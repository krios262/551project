==> flow/design.v <==
module PCunit(output reg [15:0] PC, input [11:0] offset, input Clk2, input updatePC,
    input jump, input reset, input overflow);
  reg [15:0] ex_offset;
  always@(posedge Clk2) begin
    if (reset)
      PC <= 16'h0000;
    else if (overflow)
      PC <= 16'hfff0;
    else
      if (updatePC)
        if (jump)
          PC <= PC + ex_offset;
        else
          PC <= PC + 1;
      else
        PC <= PC;
  end
  always@(offset) begin
    ex_offset = { {4{offset[11]}}, offset};
  end
endmodule
# Tool chain data of PCunit
# Tool output for the design above, in the order of the flow.
# Lines are those of the file above, counted from 1.
# Operators: Yosys type, input widths -> output width; for muxes data width and select width s.
# Cell names lack the library's common part.
# The mark -- stands for no value.
# inputs
design	PCunit
clock_port	Clk2
lib	sky130hd
pvt_corner	tt_025C_1v80

# Word-level counts
# Source: Yosys, flattened and elaborated, memories not mapped. Widths are those after wreduce. Registers that Yosys merges into a memory's read port (data or address) are not register bits. Print and check cells do not count. Equal cells are merged and count once.
# classes
addsub	2
n_mux	3
n_reduce_logical	2
# op_table
cell	count
$mux 16	3
$add 16x1->16 const B	1
$add 16x16->16	1
$reduce_bool 2->1	1
$reduce_or 2->1	1
# bits
ff_bits	16
wordCells	9

# Longest topological paths
# Longest topological path by Yosys (ltp), each cell counted once; first at word level (registers and memories cut), then after technology mapping (sequential cells cut; the memories' decode and read muxes count).
# depth
word_depth	4
ABC_AREA	0
ltp_mapped	10

# After synthesis
# Source: synth_stat.txt of the flow (Yosys; design flattened, memories mapped). It holds for the ABC_AREA given above (unset counts as 0); a run with the other value may have another netlist.
# types
type	count
dfxtp_1	16
ha_1	13
nor3_1	13
and2_1	10
a21oi_1	12
mux2i_1	5
nor2_1	13
a2111oi_0	5
nand2_1	11
o21ai_0	8
xnor2_1	4
a211oi_1	4
a21o_1	4
clkbuf_1	8
o21a_1	4
a221oi_4	1
a31oi_1	4
fa_1	1
# Not listed: further types 28, cells in them 46.
# mapped
cell_count	182
yosys_area_um2	1438.9
seq_area_um2	320.3
ffs	16

# Worst setup path after synthesis
# OpenSTA on the mapped netlist: ideal clock, no wires. The path of least setup slack (recovery checks aside). Input and output delay are each 20% of the period. Register names are those of the netlist, which keeps one name where synthesis merged equal registers.
# synth_path
path_type	input to register
from	input port jump
to	register PC[13]
tclk_ps	2820
launch_ps	564
t_arrival_ps	2481
t_required_ps	2704
setup_slack_ps	223
path_delay_ps	2033
driving_pins	9
path_buffers	1
synth_period_reached_ps	2597
# "path_delay_ps" is the arrival time less input delay plus setup time.
# "driving_pins": output pins that drive a net of the path, with the launching flip-flop's if there is one; two outputs of one cell count as two.
# "synth_period_reached_ps" is the clock period less the worst setup slack; recovery checks do not enter. This is arithmetic on one report: input and output delays are still those of the set period (20% each).
# The rows between start and end are the longest chain of elaborated cells between them; the timing report does not say that the signal goes this way. Where chains are equally long, one stands for them.
# A line is the first line of the expression or statement that the cell stems from. Yosys adds cells for indexed reads and writes and turns some case tables into memories.
# At most two assigning lines are given for a register; there are more.
# synth_between
path_cell_list	clkbuf_1 and2_1 ha_1 a21oi_2 nand2_2 a221oi_4 a22oi_1 or4_1 and3_1
elab_chain_cells	3
cone_cells	3
cone_lines	3
# synth_rtl
item	line	text
from (decl)	2	input jump, input reset, input overflow);
$mux 16	11	if (jump)
$mux 16	10	if (updatePC)
$mux 16	7	else if (overflow)
to (assign)	12	PC <= PC + ex_offset;
to (assign)	14	PC <= PC + 1;
to (decl)	1	module PCunit(output reg [15:0] PC, input [11:0] offset, input Clk2, input updatePC,

# Timing after layout
# From the final timing report of record 2: the path of least setup slack in the routed layout; clock arrival at registers is part of the times.
# The path's times are printed in steps of 10 ps; the period is the one set.
# layout_path
path_type	input to register
from	input port jump
to	register PC[13]
tclk_ps	2560
launch_ps	510
t_arrival_ps	2440
t_required_ps	2770
setup_slack_ps	330
driving_pins	11
path_buffers	3
# The rows between start and end are the longest chain of elaborated cells between them; the timing report does not say that the signal goes this way. Where chains are equally long, one stands for them.
# At most two assigning lines are given for a register; there are more.
# layout_between
path_cell_list	buf_8 buf_8 and2_4 ha_4 o21a_1 o21a_1 nand3_4 buf_4 a22oi_2 or4_1 and3_1
elab_chain_cells	3
cone_cells	3
cone_lines	3
# layout_rtl
item	line	text
from (decl)	2	input jump, input reset, input overflow);
$mux 16	11	if (jump)
$mux 16	10	if (updatePC)
$mux 16	7	else if (overflow)
to (assign)	12	PC <= PC + ex_offset;
to (assign)	14	PC <= PC + 1;
to (decl)	1	module PCunit(output reg [15:0] PC, input [11:0] offset, input Clk2, input updatePC,

# Measured data: module PCunit, platform sky130hd, 2 stored runs of the flow under differing settings, order arbitrary. Input and output delays are each 20% of the period that was set; the output load is 0.01 pF.
# A setting shown as -- is not set for that run.
# Among the results, -- means that no value is shown for the run.
item,record 1,record 2
period_ns,2.3,2.56
CORE_UTILIZATION,58,40
SETUP_SLACK_MARGIN,0.44,0.74
PLACE_DENSITY_LB_ADDON,0.05,--
CELL_PAD_IN_SITES_GLOBAL_PLACEMENT,1,--
CELL_PAD_IN_SITES_DETAIL_PLACEMENT,2,--
TNS_END_PERCENT,80,--
CTS_CLUSTER_SIZE,22,--
CTS_CLUSTER_DIAMETER,146,--
MIN_ROUTING_LAYER,met1,--
CAP_MARGIN,20,20
CORE_MARGIN,2,2
SLEW_MARGIN,20,20
yosys.chip_area_um2,--,1438.9
die_footprint_um2,--,4092.8
finalCellArea_um2,--,2578.7
util_pct,--,76.1
timing.setup.ws_ps,--,325
final_setup_tns_ps,--,0
# Record 1: stopped before the end: placement reported FLW-0024
