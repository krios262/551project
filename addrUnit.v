==> flow/design.v <==
module addrUnit(output reg [15:0] addr, input Clk1, input [5:0] imm_offset,
    input [15:0] addrBase, input [15:0] PC, input setPC, input updateAddr,
    input [3:0] inc_offset);
  reg [15:0] ex_offset;
  reg [15:0] ex_inc_offset;
  always@(posedge Clk1) begin
    if (setPC)
      addr <= PC;
    else if (updateAddr)
      addr <= addrBase + ex_offset + ex_inc_offset;
    else
      addr <= addr;
  end
  always@(imm_offset, inc_offset) begin
    ex_offset = { {10{imm_offset[5]}}, imm_offset};
    ex_inc_offset = { {12{imm_offset[3]}}, inc_offset};
  end
endmodule
==> Tool chain data of addrUnit <==
What the tools print for addrUnit, step after step.
Line numbers count from 1 in the design file above.
Cell names lack the library's common part.
{ "setup": {"top_module": "addrUnit", "clock_port": "Clk1", "library": "sky130hd", "lib_corner": "tt_025C_1v80"} }

==> Word-level counts <==
Source: Yosys, flattened and elaborated, memories not mapped. Widths are those after wreduce. Registers that Yosys merges into a memory's read port (data or address) are not register bits. Print and check cells do not count. Equal cells are merged and count once.
{ "bits": {"in_bits": 45, "output_inout_bits": 16, "clocked_rd_ports_x_width": 0, "elab_cells": 6, "mem_bits_ro": 0, "ram_bits": 0, "n_memories": 0, "latchBits": 0, "regBits": 16} }
{ "classes": {"n_mux": 2, "shifts": 0, "n_eq": 0, "div": 0, "n_cmp": 0, "reduce_and_logical": 1, "multipliers": 0, "n_logic": 0, "add_sub_neg": 2} }
{ "ops": {"columns": ["operator", "count"], "rows": [
  ["adder 16 bit", 2],
  ["2-to-1 mux 16 bit", 2],
  ["nonzero test 2 bit", 1]
]} }

==> Longest topological paths <==
Longest topological path by Yosys (ltp), each cell counted once; first at word level (registers and memories cut), then after technology mapping (sequential cells cut; the memories' decode and read muxes count).
{ "logic_depth": {"ltp_word": 4, "ABC_AREA": 0, "depth_mapped": 12, "mapped_depth_nobuf": 12} }

==> Synthesis result <==
Source: synth_stat.txt of the flow (Yosys; design flattened, memories mapped). It holds for the ABC_AREA given above (unset counts as 0); a run with the other value may have another netlist.
{ "synth_totals": {"cell_count": 171, "sequential_area_um2": 480.5, "buffers": 5, "ffs": 16, "mapped_area_um2": 1699.1} }
{ "by_type": {"columns": ["cell", "count"], "rows": [
  ["edfxtp_1", 16],
  ["fa_1", 16],
  ["ha_1", 15],
  ["o21ai_0", 17],
  ["nand2_1", 20],
  ["xnor2_1", 6],
  ["inv_1", 13],
  ["a21oi_1", 7],
  ["nor2_1", 9],
  ["a21o_1", 4],
  ["xor2_1", 3],
  ["nor3_1", 5],
  ["a211oi_1", 3],
  ["o21a_1", 3],
  ["o21bai_1", 3],
  ["o31ai_1", 3],
  ["o311ai_1", 2],
  ["a21oi_4", 1]
]} }
Other cell types: 19; their cells: 25.

==> Path before layout <==
Source: OpenSTA report_checks on the synthesized netlist (no wires, ideal clock, input and output delay 20% of the period each), path of least setup slack; recovery checks are left aside. Register names are those of the netlist, which keeps one name where synthesis merged equal registers.
{ "synth_timing": {"path_type": "in2reg", "startpoint": "input port imm_offset[1]", "endpoint": "register addr[13]", "setup_slack_ns": 0.745, "path_delay_ns": 2.383, "path_buffers": 0, "t_required_ns": 3.637, "path_stages": 10, "tclk_ns": 3.91, "input_delay_ns": 0.782, "setup_ns": 0.273, "t_arrival_ns": 2.892, "period_less_setup_slack_ns": 3.165} }
"path_delay_ns" = arrival - input delay + setup time.
"path_stages" counts driving pins, that of a launching flip-flop among them; a cell with two outputs on the path counts twice.
"period_less_setup_slack_ns" is the clock period less the worst setup slack; recovery checks do not enter. This is arithmetic on one report: input and output delays are still those of the set period (20% each).
The rows between start and end are the longest chain of elaborated cells between them; the timing report does not say that the signal goes this way. Where chains are equally long, one stands for them.
Each line given opens the expression or statement behind the cell; cells for indexed reads and writes are added by Yosys, which also makes memories of some case tables.
At most two assigning lines are given for a register; there are more.
{ "synth_via": {"cell_sequence": "fa_1 > ha_1 > inv_1 > fa_1 > nor2b_4 > o31a_1 > or3_4 > a21oi_4 > mux2i_1 > o311ai_1", "elab_chain_cells": 4, "cells_between": 4, "lines_between": 3, "classes_between": "add/sub: 2; mux: 2"} }
{ "synth_lines": {"columns": ["element", "line_no", "rtl"], "rows": [
  ["start: declaration", 1, "module addrUnit(output reg [15:0] addr, input Clk1, input [5:0] imm_offset,"],
  ["adder 16 bit x2", 10, "addr <= addrBase + ex_offset + ex_inc_offset;"],
  ["2-to-1 mux 16 bit", 9, "else if (updateAddr)"],
  ["2-to-1 mux 16 bit", 7, "if (setPC)"],
  ["end: assignment", 10, null],
  ["end: assignment", 12, "addr <= addr;"],
  ["end: declaration", 1, null]
]} }

==> Worst path after layout <==
From the final timing report of stored run 1: the path of least setup slack in the routed layout; clock arrival at registers is part of the times.
{ "layout_timing": {"path_type": "in2reg", "startpoint": "input port imm_offset[1]", "endpoint": "register addr[13]", "t_required_ns": 2.12, "path_buffers": 1, "setup_slack_ns": -0.57, "tclk_ns": 2.13, "t_arrival_ns": 2.69, "setup_ns": 0.26, "input_delay_ns": 0.43, "path_stages": 11} }
The rows between start and end are the longest chain of elaborated cells between them; the timing report does not say that the signal goes this way. Where chains are equally long, one stands for them.
At most two assigning lines are given for a register; there are more.
{ "layout_via": {"cell_sequence": "buf_6 > fa_1 > ha_4 > inv_2 > fa_2 > nor2b_4 > o31a_1 > or3_4 > a21oi_4 > mux2i_1 > o311ai_1", "elab_chain_cells": 4, "cells_between": 4, "lines_between": 3, "classes_between": "add/sub: 2; mux: 2"} }
{ "layout_lines": {"columns": ["element", "line_no", "rtl"], "rows": [
  ["start: declaration", 1, "module addrUnit(output reg [15:0] addr, input Clk1, input [5:0] imm_offset,"],
  ["adder 16 bit x2", 10, "addr <= addrBase + ex_offset + ex_inc_offset;"],
  ["2-to-1 mux 16 bit", 9, "else if (updateAddr)"],
  ["2-to-1 mux 16 bit", 7, "if (setPC)"],
  ["end: assignment", 10, null],
  ["end: assignment", 12, "addr <= addr;"],
  ["end: declaration", 1, null]
]} }

# Flow runs of addrUnit

Stored flow runs of addrUnit (2 of them; Yosys, OpenROAD, sky130hd). They differ in their settings and are not a sequence. Constraints: input delay and output delay 20% of the set period each, output load 0.01 pF.
"clock period achieved" = clock period - worst setup slack. The figure is calculated, with input and output delays left at 20% of the set period.
"critical path time" is the time allowed to the run's worst setup path (the clock period less input and output delay, where it has them) less its slack. Clock arrival times count: a late capture clock shortens it, a late launch clock lengthens it.
"total power after layout" rests on the timing tool's default activity at the inputs, not on a simulated workload.

==> stored run 1: settings <==
{ "period_ns": 2.13, "CORE_UTILIZATION": 19, "PLACE_DENSITY_LB_ADDON": 0.05, "CORE_ASPECT_RATIO": 0.71, "CORE_MARGIN": 10, "CELL_PAD_IN_SITES_GLOBAL_PLACEMENT": 3, "CTS_CLUSTER_DIAMETER": 228, "MIN_ROUTING_LAYER": "met1", "MAX_ROUTING_LAYER": "met4", "CAP_MARGIN": 20, "SLEW_MARGIN": 20 }
==> stored run 1: results <==
critical path time: 2.27 ns
worst setup path type: in2reg
clock period achieved: 2.700 ns
smallest hold slack: 0.807 ns
total power after layout: 2.272 mW
standard-cell area of the final layout: 3280.7 µm²
post-route utilization: 38.5%
Yosys chip area after synthesis: 1699.1 µm²
setup slack of the critical path: -0.570 ns
overall die area: 13181.3 µm²
final setup TNS: -4.445 ns

==> stored run 2: settings <==
{ "period_ns": 2.0, "CORE_UTILIZATION": 32, "PLACE_DENSITY": 0.57, "HOLD_SLACK_MARGIN": 0.2, "CORE_ASPECT_RATIO": 1.0, "CORE_MARGIN": 9, "ABC_AREA": 0, "CTS_CLUSTER_SIZE": 91, "CAP_MARGIN": 15, "MAX_ROUTING_LAYER": "met4", "SLEW_MARGIN": 20 }
==> stored run 2: results <==
critical path time: 2.27 ns
worst setup path type: in2reg
clock period achieved: 2.674 ns
smallest hold slack: 0.727 ns
total power after layout: 2.088 mW
standard-cell area of the final layout: 3036.7 µm²
post-route utilization: 59.5%
Yosys chip area after synthesis: 1699.1 µm²
setup slack of the critical path: -0.674 ns
overall die area: 8257.4 µm²
final setup TNS: -5.789 ns
